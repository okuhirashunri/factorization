==> flow/design.v <==
module READY(
  input CLK, RST, READY_1P,
  input [3:0] STATE,
  output reg[3:0] NUM,
  output reg OK
); 
reg  run_in; 
reg  keep_1;
reg READY_2P;
initial begin
  keep_1 = 0;
  READY_2P <= 1; 
end
always @(posedge CLK)begin
  if(READY_1P)    
    keep_1 <= 1;
    else if(STATE == 4'b0110 || STATE == 4'b1000 || STATE == 4'b1001 || STATE == 4'b1010 || STATE == 4'b1011)  
    keep_1 <= 0;
    else
    keep_1 <= keep_1;
end 
always @(posedge CLK)begin
  if(keep_1 && READY_2P)                    
    run_in <= 1;
  else 
    run_in <= 0;
end
reg [25:0] cnt;
wire en1hz = (cnt == 26'd49_999_99);
always @(posedge CLK)begin
  if(RST)
    cnt <= 26'b0;
  else if(en1hz)
    cnt <= 26'b0;
  else
    cnt <= cnt + 26'b1; 
end 
reg [3:0] sec;
always @(posedge CLK)begin
  if(RST)
    sec <= 4'h0;
  else if(en1hz)
    if(sec == 4'h9)
      sec <= 4'h0;
    else if(run_in != 1) 
      sec <= sec + 4'h1;     
end
always @(posedge CLK)begin
  if(run_in)begin
    NUM <= sec + 1; 
    OK <= 1; 
  end
  else begin
    NUM <= 4'b0; 
    OK <= 0;
  end
end
endmodule
; ---- Tool chain data of READY
; What the tools print for READY, step after step.
; Lines are those of the file above, counted from 1.
; Cell names lack the library's common part.
; A cell with -- has no value.
[inputs]
top_module = READY
clock_port = CLK
lib = sky130hd
lib_corner = tt_025C_1v80

; ---- Word-level counts
; Yosys after proc, flatten, opt, wreduce and memory -nomap, before mapping. Memory bits, and registers merged into a memory's read port (data or address), are not among the register bits. Print and check cells are not counted.
[classes]
mux = 4
n_addsub = 3
eq_ne = 8
reduce_logical = 6
[op_table]
columns = cell, n
row1 = 26-bit by 1-bit adder with 26-bit output (second input constant), 1
row2 = 26-bit by 23-bit equality test with 1-bit output (second input constant), 1
row3 = 4-bit equality test (second input constant), 5
row4 = 4-bit by 1-bit adder with 4-bit output (second input constant), 2
row5 = 4-bit 2-to-1 mux, 2
row6 = 1-bit logical OR, 4
row7 = 4-bit by 3-bit equality test with 1-bit output (second input constant), 1
row8 = 2-bit by 1-bit inequality test with 1-bit output (second input constant), 1
row9 = 2-bit AND reduction, 1
row10 = 2-bit OR reduction, 1
row11 = 1-bit 2-to-1 mux, 2
[bits]
input_bits = 7
out_inout_bits = 5
reg_bits = 37
word_cells = 27

; ---- Depth
; Yosys ltp: most cells in a row. Word level: on the elaborated netlist, between registers, memories and ports. Mapped: between sequential cells and ports; inverters and the memories' decode and read muxes count.
[logic_depth]
word_depth = 5
ABC_AREA = 0
ltp_mapped = 8
mapped_depth_nobuf = 6

; ---- Synthesis result
; The flow's flattened synthesis, as Yosys stat reports it; memories are mapped. The netlist is that of the ABC_AREA named above (0 if unset); the other value can give another one.
[synth_totals]
n_buf = 9
cell_count = 191
ffs = 37
seqArea_um2 = 740.7
mapped_area_um2 = 1714.1
[types]
columns = cell, n, type_area_um2
row1 = dfxtp_1, 37, 740.71
row2 = nor2_1, 22, 82.579
row3 = or4_1, 11, 82.579
row4 = xnor2_1, 9, 78.826
row5 = o31ai_1, 10, 75.072
row6 = nand3_1, 12, 60.058
row7 = a21oi_1, 11, 55.053
row8 = xor2_1, 6, 52.55
row9 = ha_1, 3, 37.536
row10 = nand4_1, 6, 37.536
row11 = nand2_1, 9, 33.782
row12 = nor2b_1, 5, 31.28
row13 = nor4_1, 5, 31.28
row14 = and4_1, 3, 26.275
row15 = buf_6, 2, 22.522
row16 = inv_1, 6, 22.522
row17 = a32o_1, 2, 20.019
row18 = and2_1, 3, 18.768
; Other cell types: 21; their cells: 29.

; ---- Timing after synthesis
; Path of least setup slack by OpenSTA after synthesis, without wires, with an ideal clock, recovery checks aside; 20% of the period is set as input and as output delay. Where synthesis merged equal registers, the netlist keeps one of their names.
[synth_timing]
path_kind = register -> register
startpoint = register cnt[0]
endpoint = register cnt[10]
launch_ns = 0.000
tclk_ns = 2.02
path_buffers = 3
stages = 9
path_delay_ns = 1.817
arrival_ns = 1.700
path_slack_ns = 0.203
required_time_ns = 1.903
setup_ns = 0.117
period_less_setup_slack_ns = 1.817
; "path_delay_ns" is the arrival time less input delay plus setup time.
; "stages" counts driving pins, that of a launching flip-flop among them; a cell with two outputs on the path counts twice.
; "period_less_setup_slack_ns" = period - worst setup slack (recovery checks aside). The figure is calculated, with input and output delays left at 20% of the set period.
; The rows between start and end are the longest chain of elaborated cells between them; the timing report does not say that the signal goes this way. Where chains are equally long, one stands for them.
; A line is the first line of the expression or statement that the cell stems from. Yosys adds cells for indexed reads and writes and turns some case tables into memories.
; A register here has more assigning lines than the two given.
[synth_via]
cell_sequence = dfxtp_1 -> ha_1 -> clkbuf_1 -> inv_1 -> nor4_2 -> a21o_2 -> buf_6 -> buf_2 -> nor2_1
elab_chain_cells = 2
cells_between = 3
lines_between = 2
classes_between = 1 x add/sub; 1 x eq/ne; 1 x reduce/logical
[synth_rtl]
columns = element, line_no
row1 = from (decl), 28  ; reg [25:0] cnt;
row2 = from (assign), 32  ; cnt <= 26'b0;
row3 = from (assign), 36  ; cnt <= cnt + 26'b1;
row4 = 26-bit by 23-bit equality test with 1-bit output, 29  ; wire en1hz = (cnt == 26'd49_999_99);
row5 = 2-bit OR reduction, --
row6 = to (assign), 32
row7 = to (assign), 36
row8 = to (decl), 28

; ---- Path in the finished layout
; From the final timing report of stored run 1: the path of least setup slack in the routed layout; clock arrival at registers is part of the times.
[layout_timing]
path_kind = register -> register
startpoint = register cnt[12]
endpoint = register cnt[20]
required_time_ns = 2.30
arrival_ns = 2.23
tclk_ns = 2.08
path_buffers = 1
setup_ns = 0.07
path_slack_ns = 0.06
launch_ns = 0.28
stages = 6
; The rows between start and end are the longest chain of elaborated cells between them; the timing report does not say that the signal goes this way. Where chains are equally long, one stands for them.
; A register here has more assigning lines than the two given.
[layout_via]
cell_sequence = dfxtp_1 -> nand4_1 -> or4_1 -> buf_4 -> or4_1 -> a21oi_1
elab_chain_cells = 2
cells_between = 3
lines_between = 2
classes_between = 1 x add/sub; 1 x eq/ne; 1 x reduce/logical
[layout_rtl]
columns = element, line_no
row1 = from (decl), 28  ; reg [25:0] cnt;
row2 = from (assign), 32  ; cnt <= 26'b0;
row3 = from (assign), 36  ; cnt <= cnt + 26'b1;
row4 = 26-bit by 23-bit equality test with 1-bit output, 29  ; wire en1hz = (cnt == 26'd49_999_99);
row5 = 2-bit OR reduction, --
row6 = to (assign), 32
row7 = to (assign), 36
row8 = to (decl), 28

; Settings and measured results of 2 stored flow runs for module READY (sky130hd), not sorted in any way. The constraints put input and output delay at 20% of the set period each and load the outputs with 0.01 pF.
; "period_reached_ns": clock period set for the run, less the worst setup slack. It is reckoned from that one timing run; input and output delays stay at 20% of the period that was set.
; "worst_path_ns": the worst setup path's part of the clock period (all of it between registers, 20% less for each end at a port) less its slack. A launch clock that arrives late makes it longer, a capture clock that arrives late makes it shorter.

[stored run 1: settings]
period_ns = 2.08
SETUP_SLACK_MARGIN = -0.05
CAP_MARGIN = 20
CORE_MARGIN = 2
CORE_UTILIZATION = 40
SLEW_MARGIN = 20
[stored run 1: results]
post_synth_area_um2 = 1714.1
dieArea_um2 = 4824.7
layout_utilization_pct = 49.1
setup_worst_slack_ns = 0.064
period_reached_ns = 2.016
worst_path_ns = 2.02
path_kind = register -> register

[stored run 2: settings]
period_ns = 3.67
CORE_UTILIZATION = 15
PLACE_DENSITY_LB_ADDON = 0.03
CORE_MARGIN = 10
CELL_PAD_IN_SITES_GLOBAL_PLACEMENT = 3
TNS_END_PERCENT = 70
GPL_TIMING_DRIVEN = 1
CAP_MARGIN = 20
SLEW_MARGIN = 20
[stored run 2: results]
post_synth_area_um2 = 1714.1
dieArea_um2 = 16103.6
layout_utilization_pct = 19.2
setup_worst_slack_ns = 1.381
period_reached_ns = 2.289
worst_path_ns = 2.29
path_kind = register -> register
